==> flow/design.v <==
module adder_three_fifo 
#(
    parameter DW = 32,
    parameter FIFO_DEPTH = 16
)
(
    input  logic            clk,
    input  logic            rstn,
    input  logic [DW-1:0]   a_data,
    input  logic            a_valid,
    output logic            a_ready,
    input  logic [DW-1:0]   b_data,
    input  logic            b_valid,
    output logic            b_ready,
    output logic [DW-1:0]   s_data,
    output logic            s_valid,
    input  logic            s_ready
);
logic [DW-1:0] data_a_fifo_out;
logic [DW-1:0] data_b_fifo_out;
logic [DW-1:0] data_sum_fifo_in;
logic a_valid_master;
logic b_valid_master;
logic a_ready_master;
logic b_ready_master;
logic adder_valid;
logic adder_ready; 
assign adder_valid = a_valid_master & b_valid_master;
assign a_ready_master = adder_ready & adder_valid;
assign b_ready_master = a_ready_master;
assign data_sum_fifo_in = data_a_fifo_out + data_b_fifo_out; 
sm_fifo_valid_ready_wrapper
#(  .DW(DW),
    .FIFO_DEPTH(FIFO_DEPTH)
 )
fifo_a
(
    .clk(clk),
    .rstn(rstn),
    .valid_m(a_valid_master), 
    .ready_m(a_ready_master),
    .valid_s(a_valid),   
    .ready_s(a_ready),
    .data_in(a_data),
    .data_out(data_a_fifo_out)
);
sm_fifo_valid_ready_wrapper
#(  .DW(DW),
    .FIFO_DEPTH(FIFO_DEPTH)
 )
fifo_b
(
    .clk(clk),
    .rstn(rstn),
    .valid_m(b_valid_master), 
    .ready_m(b_ready_master),
    .valid_s(b_valid),   
    .ready_s(b_ready),
    .data_in(b_data),
    .data_out(data_b_fifo_out)
);
sm_fifo_valid_ready_wrapper
#(  .DW(DW),
    .FIFO_DEPTH(FIFO_DEPTH)
 )
fifo_sum
(
    .clk(clk),
    .rstn(rstn),
    .valid_m(s_valid), 
    .ready_m(s_ready),
    .valid_s(adder_valid),
    .ready_s(adder_ready),
    .data_in(data_sum_fifo_in),
    .data_out(s_data)
);
endmodule
module sm_fifo_valid_ready_wrapper 
#(
    parameter DW = 32,
    parameter FIFO_DEPTH = 16
)
(
    input  logic             clk,
    input  logic             rstn,
    output logic             valid_m,    
    input  logic             ready_m,
    input  logic             valid_s,    
    output logic             ready_s,
    input  logic [DW-1:0]    data_in,
    output logic [DW-1:0]    data_out
);
logic fifo_empty;    
logic fifo_full;
logic fifo_wr_en;
logic fifo_rd_en;
assign valid_m = ~fifo_empty;
assign ready_s = ~fifo_full;
assign fifo_wr_en = valid_s & ready_s;
assign fifo_rd_en = valid_m & ready_m;
sm_sync_fifo 
#(
    .DW(DW),
    .FIFO_DEPTH(FIFO_DEPTH)
 )
 sync_fifo_master
 (
    .clk(clk),
    .rstn(rstn),
    .wr_en(fifo_wr_en),
    .rd_en(fifo_rd_en),
    .data_in(data_in),
    .data_out(data_out),
    .empty(fifo_empty),
    .full(fifo_full)
 );
endmodule
module sm_sync_fifo 
#(
    parameter DW = 32,
    parameter FIFO_DEPTH = 16
)
(
    input  logic             clk,
    input  logic             rstn,
    input  logic             wr_en,
    input  logic             rd_en,
    input  logic [DW-1:0]    data_in,
    output logic [DW-1:0]    data_out,
    output logic             empty,
    output logic             full
);
localparam AW = $clog2(FIFO_DEPTH); 
logic [DW-1:0] ram_fifo [0:FIFO_DEPTH-1];
logic [AW-1:0] write_ptr;   
logic [AW-1:0] read_ptr;
logic [AW:0] status_counter;
always_ff @(posedge clk) begin : WRITE_FIFO
    if(~rstn) write_ptr <= 0;
    else if (wr_en) begin
        ram_fifo[write_ptr] <= data_in;
        write_ptr <= (write_ptr == FIFO_DEPTH-1) ? 'b0 : write_ptr + 1;
    end
end
    always_ff @(posedge clk) begin : READ_FIFO_COMB_OUT
        if(~rstn) read_ptr <= 0;
        else if (rd_en) begin
            read_ptr <= (read_ptr == FIFO_DEPTH-1) ? 'b0 : read_ptr + 1;
        end
    end
    assign data_out = ram_fifo[read_ptr];
always_ff @(posedge clk) begin : FIFO_CTRL
    if(~rstn) status_counter <= 0;
    else if (wr_en && !rd_en)
        status_counter <= status_counter + 1;
    else if (!wr_en && rd_en)
        status_counter <= status_counter - 1;
end
assign empty = (status_counter == 'b0);             
assign full = (status_counter == FIFO_DEPTH);
endmodule
Reports on adder_three_fifo
What the tools print for adder_three_fifo, step after step.
Line numbers count from 1 in the design file above.
Operators carry their Yosys type and port widths (W data, S select, Z words).
{ "inputs": {"design": "adder_three_fifo", "clk_port": "clk", "library": "sky130hd", "pvt_corner": "tt_025C_1v80"} }

Elaborated design
Counts by Yosys on the flattened word-level netlist (proc, flatten, opt, wreduce; memories kept). Print and check cells are left out. Cells with the same type and inputs are merged into one.
Memory sizes are those after Yosys's memory passes, which may raise the word count (mostly to a power of two), join words into wider ones and drop unused or constant bits.
{ "word_totals": {"ff_bits": 39, "ramBits": 1536, "clocked_rd_ports_x_width": 96, "n_memories": 3, "elab_cells": 101} }
{ "op_classes": {"n_addsub": 13, "n_eq": 9, "muxes": 36, "logic": 13, "n_reduce_logical": 18} }
{ "mem_list": {"columns": ["name", "words", "word_bits", "read_ports", "wr", "line_no", "rtl"], "rows": [
  ["fifo_a.sync_fifo_master.ram_fifo", 16, 32, 1, 1, 134, "logic [DW-1:0] ram_fifo [0:FIFO_DEPTH-1];"],
  ["fifo_b.sync_fifo_master.ram_fifo", 16, 32, 1, 1, 134, null],
  ["fifo_sum.sync_fifo_master.ram_fifo", 16, 32, 1, 1, 134, null]
]} }
{ "op_table": {"columns": ["cell", "n"], "rows": [
  ["$mux W32", 6],
  ["$mux W4", 18],
  ["$add A32 B32 Y32", 1],
  ["$mux W5", 6],
  ["$add A4 B1 Y4 const B", 6],
  ["$eq A4 B4 Y1 const B", 6],
  ["$add A5 B1 Y5 const B", 3],
  ["$sub A5 B1 Y5 const B", 3],
  ["$eq A5 B5 Y1 const B", 3],
  ["$logic_not A5 Y1", 3],
  ["$and A1 B1 Y1", 7],
  ["$logic_and A1 B1 Y1", 6],
  ["$not A1 Y1", 6],
  ["$logic_not A1 Y1", 6],
  ["$reduce_bool A2 Y1", 3],
  ["$mux W1", 6]
]} }

Depth
Yosys ltp: most cells in a row. Word level: on the elaborated netlist, between registers, memories and ports. Mapped: between sequential cells and ports; inverters and the memories' decode and read muxes count.
{ "depth": {"ltp_word": 8, "ABC_AREA": 0, "depth_mapped": 15, "mapped_depth_nobuf": 12} }

Netlist
Source: synth_stat.txt of the flow (Yosys; design flattened, memories mapped). It holds for the ABC_AREA given above (unset counts as 0); a run with the other value may have another netlist.
Totals and module areas in this step are rounded.
{ "mapped": {"cell_count": 2704, "area_um2": 61870, "seqArea_um2": 47150, "ffs": 1587, "buffers": 126} }
{ "types": {"columns": ["cell_type", "n"], "rows": [
  ["sky130_fd_sc_hd__edfxtp_1", 1536],
  ["sky130_fd_sc_hd__mux4_2", 480],
  ["sky130_fd_sc_hd__dfxtp_1", 51],
  ["sky130_fd_sc_hd__ha_1", 58],
  ["sky130_fd_sc_hd__xnor2_1", 34],
  ["sky130_fd_sc_hd__clkbuf_1", 78],
  ["sky130_fd_sc_hd__a21oi_1", 46],
  ["sky130_fd_sc_hd__nor2_1", 60],
  ["sky130_fd_sc_hd__nand2_1", 58],
  ["sky130_fd_sc_hd__buf_2", 40],
  ["sky130_fd_sc_hd__o21ai_0", 36],
  ["sky130_fd_sc_hd__and2_1", 25],
  ["sky130_fd_sc_hd__xor2_1", 15],
  ["sky130_fd_sc_hd__nor2b_1", 19],
  ["sky130_fd_sc_hd__inv_1", 28],
  ["sky130_fd_sc_hd__a21o_1", 13],
  ["sky130_fd_sc_hd__nor3_1", 17],
  ["sky130_fd_sc_hd__fa_1", 4]
]} }
Other cell types: 34; their cells: 106.
By module: a second synthesis without flattening, with its own total; a netlist apart from the flattened one above.
{ "unflattened": {"hier_cells": 2946, "area_unflattened_um2": 62070} }
Each row is one instance without its submodules.
{ "modules": {"columns": ["module", "n_inst", "n_cells", "area_um2"], "rows": [
  ["sm_sync_fifo", 3, 894, 20080],
  ["adder_three_fifo", 1, 252, 1774],
  ["sm_fifo_valid_ready_wrapper", 3, 4, 20.0]
]} }

Timing after synthesis
Source: OpenSTA report_checks on the synthesized netlist (no wires, ideal clock, input and output delay 20% of the period each), path of least setup slack; recovery checks are left aside. Register names are those of the netlist, which keeps one name where synthesis merged equal registers.
{ "synth_path": {"path_type": "flip-flop to flip-flop", "startpoint": "register (no name shown)", "endpoint": "memory fifo_sum.sync_fifo_master.ram_fifo[0][27]", "tclk_ps": 5120, "setup_ps": 289, "arrival_time_ps": 4129, "path_slack_ps": 702, "path_delay_ps": 4418, "stages": 14, "synth_period_reached_ps": 4418} }
"path_delay_ps" = arrival - input delay + setup time.
"stages" counts driving pins, that of a launching flip-flop among them; a cell with two outputs on the path counts twice.
"synth_period_reached_ps" = period - worst setup slack (recovery checks aside). The figure is calculated, with input and output delays left at 20% of the set period.
{ "synth_between": {"path_cell_list": "sky130_fd_sc_hd__dfxtp_1 -> sky130_fd_sc_hd__buf_2 -> sky130_fd_sc_hd__buf_4 -> sky130_fd_sc_hd__buf_2 -> sky130_fd_sc_hd__mux4_2 -> sky130_fd_sc_hd__mux4_2 -> sky130_fd_sc_hd__ha_1 -> sky130_fd_sc_hd__o211ai_2 -> sky130_fd_sc_hd__o211ai_2 -> sky130_fd_sc_hd__o2111ai_2 -> sky130_fd_sc_hd__o41ai_2 -> sky130_fd_sc_hd__a31oi_2 -> sky130_fd_sc_hd__o21bai_2 -> sky130_fd_sc_hd__xor2_1"} }
{ "synth_lines": {"columns": ["element", "line_no", "rtl"], "rows": [
  ["to (decl)", 134, "logic [DW-1:0] ram_fifo [0:FIFO_DEPTH-1];"]
]} }
Chain of elaborated cells between the ends: none given.

Path in the finished layout
Path of least setup slack in the final report of stored run 1 (OpenROAD, finished layout, wires in). Where an end is a register, its clock arrival counts in the times.
The report prints the path's times to 10 ps; the period is as set.
{ "layout_path": {"path_type": "flip-flop to flip-flop", "startpoint": "register (no name shown)", "endpoint": "memory fifo_sum.sync_fifo_master.ram_fifo[4][29]", "tclk_ps": 4090, "setup_ps": 250, "arrival_time_ps": 4680, "path_slack_ps": -20, "stages": 16} }
{ "layout_between": {"path_cell_list": "sky130_fd_sc_hd__dfxtp_4 -> sky130_fd_sc_hd__buf_12 -> sky130_fd_sc_hd__buf_12 -> sky130_fd_sc_hd__buf_4 -> sky130_fd_sc_hd__mux4_2 -> sky130_fd_sc_hd__mux4_2 -> sky130_fd_sc_hd__ha_4 -> sky130_fd_sc_hd__o21ai_0 -> sky130_fd_sc_hd__nor2_1 -> sky130_fd_sc_hd__nor4b_2 -> sky130_fd_sc_hd__a21oi_4 -> sky130_fd_sc_hd__a21oi_4 -> sky130_fd_sc_hd__o41ai_4 -> sky130_fd_sc_hd__buf_4 -> sky130_fd_sc_hd__xor2_4 -> sky130_fd_sc_hd__buf_12"} }
{ "layout_lines": {"columns": ["element", "line_no", "rtl"], "rows": [
  ["to (decl)", 134, "logic [DW-1:0] ram_fifo [0:FIFO_DEPTH-1];"]
]} }
Chain of elaborated cells between the ends: none given.

Add stored flow runs of adder_three_fifo

Module adder_three_fifo, platform sky130hd: 2 stored runs of the flow (Yosys, OpenROAD) with differing settings, in no particular order. Input and output delays are each 20% of the period that was set; the output load is 0.01 pF.
The measured numbers are rounded.
[
  {
    "run": "stored run 1",
    "settings": { "period_ns": 4.09, "CORE_UTILIZATION": 25, "SETUP_SLACK_MARGIN": 0.88, "PLACE_DENSITY_LB_ADDON": 0.08, "CELL_PAD_IN_SITES_DETAIL_PLACEMENT": 1, "CAP_MARGIN": 0, "SLEW_MARGIN": 30, "MAX_ROUTING_LAYER": "met5", "CORE_MARGIN": 2 },
    "results": { "final_setup_ws_ps": -21, "die_um2": 251500, "timing.setup.tns_ps": -287, "finish.stdcell_area_um2": 77870, "util_pct": 31.7, "yosys.chip_area_um2": 61870 }
  },
  {
    "run": "stored run 2",
    "settings": { "period_ns": 5.75, "CORE_UTILIZATION": 70, "PLACE_DENSITY": 0.67, "CORE_ASPECT_RATIO": 0.61, "CORE_MARGIN": 4, "CELL_PAD_IN_SITES_DETAIL_PLACEMENT": 1, "TNS_END_PERCENT": 90, "GPL_ROUTABILITY_DRIVEN": 1, "CAP_MARGIN": 30, "MAX_ROUTING_LAYER": "met5", "SLEW_MARGIN": 20 },
    "outcome": "no final report: clock tree synthesis broke off with DPL-0033"
  }
]
